==> flow/design.v <==
module UART_Tx(
    input wire clk,
    input wire reset,
    input wire [7:0] data_in,
    input wire start,
    output reg Tx
);
    localparam BAUD_RATE_DIV = CLK_FREQ / BAUD_RATE;
    reg [3:0] state;
    reg [7:0] shift_reg;
    reg [3:0] bit_count;
    reg [15:0] baud_count;
    parameter CLK_FREQ = 50000000;  
    parameter BAUD_RATE = 9600;   
    parameter IDLE = 4'd0;
    parameter START = 4'd1;
    parameter DATA = 4'd2;
    parameter STOP = 4'd3;
    always @(posedge clk or posedge reset) begin
        if (reset) begin
            state <= IDLE;
            Tx <= 1'b1;
            bit_count <= 4'd0;
            baud_count <= 16'd0;
        end else begin
            case (state)
                IDLE: begin
                    if (start) begin
                        state <= START;
                        shift_reg <= data_in;
                        baud_count <= 16'd0;
                        bit_count <= 4'd0;
                    end
                end
                START: begin
                    if (baud_count == BAUD_RATE_DIV) begin
                        baud_count <= 16'd0;
                        Tx <= 1'b0;
                        state <= DATA;
                    end else begin
                        baud_count <= baud_count + 1;
                    end
                end
                DATA: begin
                    if (baud_count == BAUD_RATE_DIV) begin
                        baud_count <= 16'd0;
                        Tx <= shift_reg[0];
                        shift_reg <= shift_reg >> 1;
                        bit_count <= bit_count + 1;
                        if (bit_count == 4'd7) state <= STOP;
                    end else begin
                        baud_count <= baud_count + 1;
                    end
                end
                STOP: begin
                    if (baud_count == BAUD_RATE_DIV) begin
                        baud_count <= 16'd0;
                        Tx <= 1'b1;
                        state <= IDLE;
                    end else begin
                        baud_count <= baud_count + 1;
                    end
                end
            endcase
        end
    end
endmodule
# [Tool chain data of UART_Tx]
# What the tools print for UART_Tx, step after step.
# Line numbers count from 1 in the design file above.
# Library cell names are shortened.
# Not given: -
[design] top="UART_Tx" clock_port="clk" lib="sky130hd" pvt_corner="tt_025C_1v80"

# [Elaborated design]
# Counts by Yosys on the flattened word-level netlist (proc, flatten, opt, wreduce; memories kept). Register bits leave out memories and registers merged into their read ports (data or address). Print and check cells are left out.
[bits] reg_bits=33 latch_bits=0 ramBits=0 mem_bits_ro=0 clocked_rd_ports_x_width=0 memories=0 out_inout_bits=1
[classes] addsub=2 n_mul=0 div=0 n_cmp=0 n_eq=10 shifts=0 muxes=19 bitwise=1 n_reduce_logical=10
[op_table] operator="case mux 16 bit (select 2 bit)" n=1
[op_table] operator="two-way mux 16 bit" n=2
[op_table] operator="two-way mux 4 bit" n=7
[op_table] operator="adder 16 x 1 -> 16 bit with constant B" n=1
[op_table] operator="== test 16 x 13 -> 1 bit with constant B" n=1
[op_table] operator="case mux 8 bit (select 2 bit)" n=1
[op_table] operator="case mux 4 bit (select 4 bit)" n=1
[op_table] operator="two-way mux 8 bit" n=2
[op_table] operator="inequality test 2 bit with constant B" n=5
[op_table] operator="== test 4 x 2 -> 1 bit with constant B" n=2
[op_table] operator="AND reduction 4 bit" n=2
[op_table] operator="case mux 4 bit (select 2 bit)" n=1
[op_table] operator="AND reduction 6 bit" n=1
[op_table] operator="adder 4 x 1 -> 4 bit with constant B" n=1
[op_table] operator="== test 4 x 1 -> 1 bit with constant B" n=1
[op_table] operator="== test 4 x 3 -> 1 bit with constant B" n=1
[op_table] operator="zero test 4 bit" n=1
[op_table] operator="nonzero test 4 bit" n=1
[op_table] operator="AND reduction 3 bit" n=1
[op_table] operator="nonzero test 3 bit" n=1
[op_table] operator="OR reduction 3 bit" n=1
[op_table] operator="case mux 1 bit (select 3 bit)" n=1
[op_table] operator="two-way mux 1 bit" n=3
[op_table] operator="AND reduction 2 bit" n=1
[op_table] operator="nonzero test 2 bit" n=1
[op_table] operator="NOT 1 bit" n=1

# [Depth]
# Longest topological path by Yosys (ltp), each cell counted once; first at word level (registers and memories cut), then after technology mapping (sequential cells cut; the memories' decode and read muxes count).
[logic_depth] word_depth=4 ABC_AREA=0 depth_mapped=7 depth_no_buf=6

# [Netlist]
# The flow's flattened synthesis, as Yosys stat reports it; memories are mapped. The netlist is that of the ABC_AREA named above (0 if unset); the other value can give another one.
# The area totals of this step are shown rounded.
[synth_totals] mapped_cells=169 synth_area_um2=1710 sequential_area_um2=868 ff_cells=33
[by_type] type="dfrtp_1" n=23
[by_type] type="edfxtp_1" n=8
[by_type] type="mux2_2" n=7
[by_type] type="nand3_1" n=12
[by_type] type="nand2_1" n=15
[by_type] type="dfstp_2" n=2
[by_type] type="a21oi_1" n=9
[by_type] type="o21ai_0" n=9
[by_type] type="or4_1" n=6
[by_type] type="ha_1" n=3
[by_type] type="o31ai_1" n=5
[by_type] type="xor2_1" n=4
[by_type] type="inv_1" n=9
[by_type] type="or3_1" n=5
[by_type] type="nor2_1" n=8
[by_type] type="o211ai_1" n=4
[by_type] type="nor4b_1" n=3
[by_type] type="nand4_1" n=4
# Other cell types: 23; their cells: 33.

# [Worst setup path after synthesis]
# OpenSTA on the mapped netlist: ideal clock, no wires. The path of least setup slack (recovery checks aside). Input and output delay are each 20% of the period. Register names are those of the netlist, which keeps one name where synthesis merged equal registers.
[synth_timing] kind="flip-flop to flip-flop" from="register baud_count[0]" to="register shift_reg[0]" period_ps=3620 setup_time_ps=386 launch_ps=0 arrival_ps=2095 required_ps=3234 path_slack_ps=1139 path_delay_ps=2481 driving_pins=7 period_less_setup_slack_ps=2481
# "path_delay_ps" = arrival - input delay + setup time.
# "driving_pins" counts driving pins, that of a launching flip-flop among them; a cell with two outputs on the path counts twice.
# "period_less_setup_slack_ps" = period - worst setup slack (recovery checks aside). The figure is calculated, with input and output delays left at 20% of the set period.
# The rows between start and end are the longest chain of elaborated cells between them; the timing report does not say that the signal goes this way. Where chains are equally long, one stands for them.
# Each line given opens the expression or statement behind the cell; cells for indexed reads and writes are added by Yosys, which also makes memories of some case tables.
# At most two assigning lines are given for a register; there are more.
# The path ends at the enable pin of a flip-flop; only ways to that pin are counted.
[synth_between] path_cell_list="dfrtp_1 > inv_1 > ha_1 > nor4bb_1 > nand4_1 > clkbuf_1 > a211oi_1" elab_chain_len=3 cells_between=3
[synth_lines] element="start: declaration" line_no=12 rtl="reg [15:0] baud_count;"
[synth_lines] element="start: assignment" line_no=41 rtl="baud_count <= baud_count + 1;"
[synth_lines] element="start: assignment" line_no=52 rtl="baud_count <= baud_count + 1;"
[synth_lines] element="== test 16 x 13 -> 1 bit" line_no=45 rtl="if (baud_count == BAUD_RATE_DIV) begin"
[synth_lines] element="inequality test 2 bit"
[synth_lines] element="AND reduction 4 bit"
[synth_lines] element="end: assignment" line_no=30 rtl="shift_reg <= data_in;"
[synth_lines] element="end: assignment" line_no=48 rtl="shift_reg <= shift_reg >> 1;"
[synth_lines] element="end: declaration" line_no=10 rtl="reg [7:0] shift_reg;"

# [Worst path after layout]
# Path of least setup slack in the final report of run 1 (OpenROAD, finished layout, wires in). Where an end is a register, its clock arrival counts in the times.
# The report prints the path's times to 10 ps; the period is as set.
[layout_timing] kind="flip-flop to flip-flop" from="register baud_count[0]" to="register shift_reg[2]" period_ps=3670 setup_time_ps=350 launch_ps=330 arrival_ps=2590 required_ps=3640 path_slack_ps=1060 driving_pins=7
# The rows between start and end are the longest chain of elaborated cells between them; the timing report does not say that the signal goes this way. Where chains are equally long, one stands for them.
# At most two assigning lines are given for a register; there are more.
# The path ends at the enable pin of a flip-flop; only ways to that pin are counted.
[layout_between] path_cell_list="dfrtp_1 > inv_1 > ha_1 > nor4bb_1 > nand4_1 > clkbuf_1 > a211oi_2" elab_chain_len=3 cells_between=3
[layout_lines] element="start: declaration" line_no=12 rtl="reg [15:0] baud_count;"
[layout_lines] element="start: assignment" line_no=41 rtl="baud_count <= baud_count + 1;"
[layout_lines] element="start: assignment" line_no=52 rtl="baud_count <= baud_count + 1;"
[layout_lines] element="== test 16 x 13 -> 1 bit" line_no=45 rtl="if (baud_count == BAUD_RATE_DIV) begin"
[layout_lines] element="inequality test 2 bit"
[layout_lines] element="AND reduction 4 bit"
[layout_lines] element="end: assignment" line_no=30 rtl="shift_reg <= data_in;"
[layout_lines] element="end: assignment" line_no=48 rtl="shift_reg <= shift_reg >> 1;"
[layout_lines] element="end: declaration" line_no=10 rtl="reg [7:0] shift_reg;"

# Measured data: module UART_Tx, platform sky130hd, 2 stored runs of the flow under differing settings, order arbitrary. Input and output delays are each 20% of the period that was set; the output load is 0.01 pF.
# By "worst_path_ps" is meant the share of the clock period that the worst setup path is allowed (20% is reserved at inputs, 20% at outputs), minus its slack. Clock arrival times at its registers enter into it.
# "design_power_uw" is the tool's figure for a default switching activity; nothing was simulated.
# "worst_path_ps" is given in steps of 10 ps.
# The measured numbers are rounded.
run="run 1" settings period_ns=3.67 CORE_UTILIZATION=57 SETUP_SLACK_MARGIN=0.63 PLACE_DENSITY_LB_ADDON=0.08 CELL_PAD_IN_SITES_DETAIL_PLACEMENT=0 TNS_END_PERCENT=65 GPL_TIMING_DRIVEN=0 CTS_CLUSTER_SIZE=59 CTS_CLUSTER_DIAMETER=347 MIN_ROUTING_LAYER="met1" CAP_MARGIN=20 CORE_MARGIN=2 SLEW_MARGIN=20
run="run 1" results worst_path_ps=2610 path_kind="flip-flop to flip-flop" ys_area_um2=1710 design_power_uw=729 setup_ws_ps=1060 finalUtil_pct=68.3 die_footprint_um2=3460 final_hold_ws_ps=521
run="run 2" settings period_ns=4.02 CORE_UTILIZATION=64 SETUP_SLACK_MARGIN=-0.28 PLACE_DENSITY=0.65 CORE_MARGIN=2 CELL_PAD_IN_SITES_GLOBAL_PLACEMENT=2 TNS_END_PERCENT=75 CTS_CLUSTER_SIZE=67 CTS_CLUSTER_DIAMETER=74 SLEW_MARGIN=30 CAP_MARGIN=20
run="run 2" outcome="incomplete, placement halted on GPL-0301"
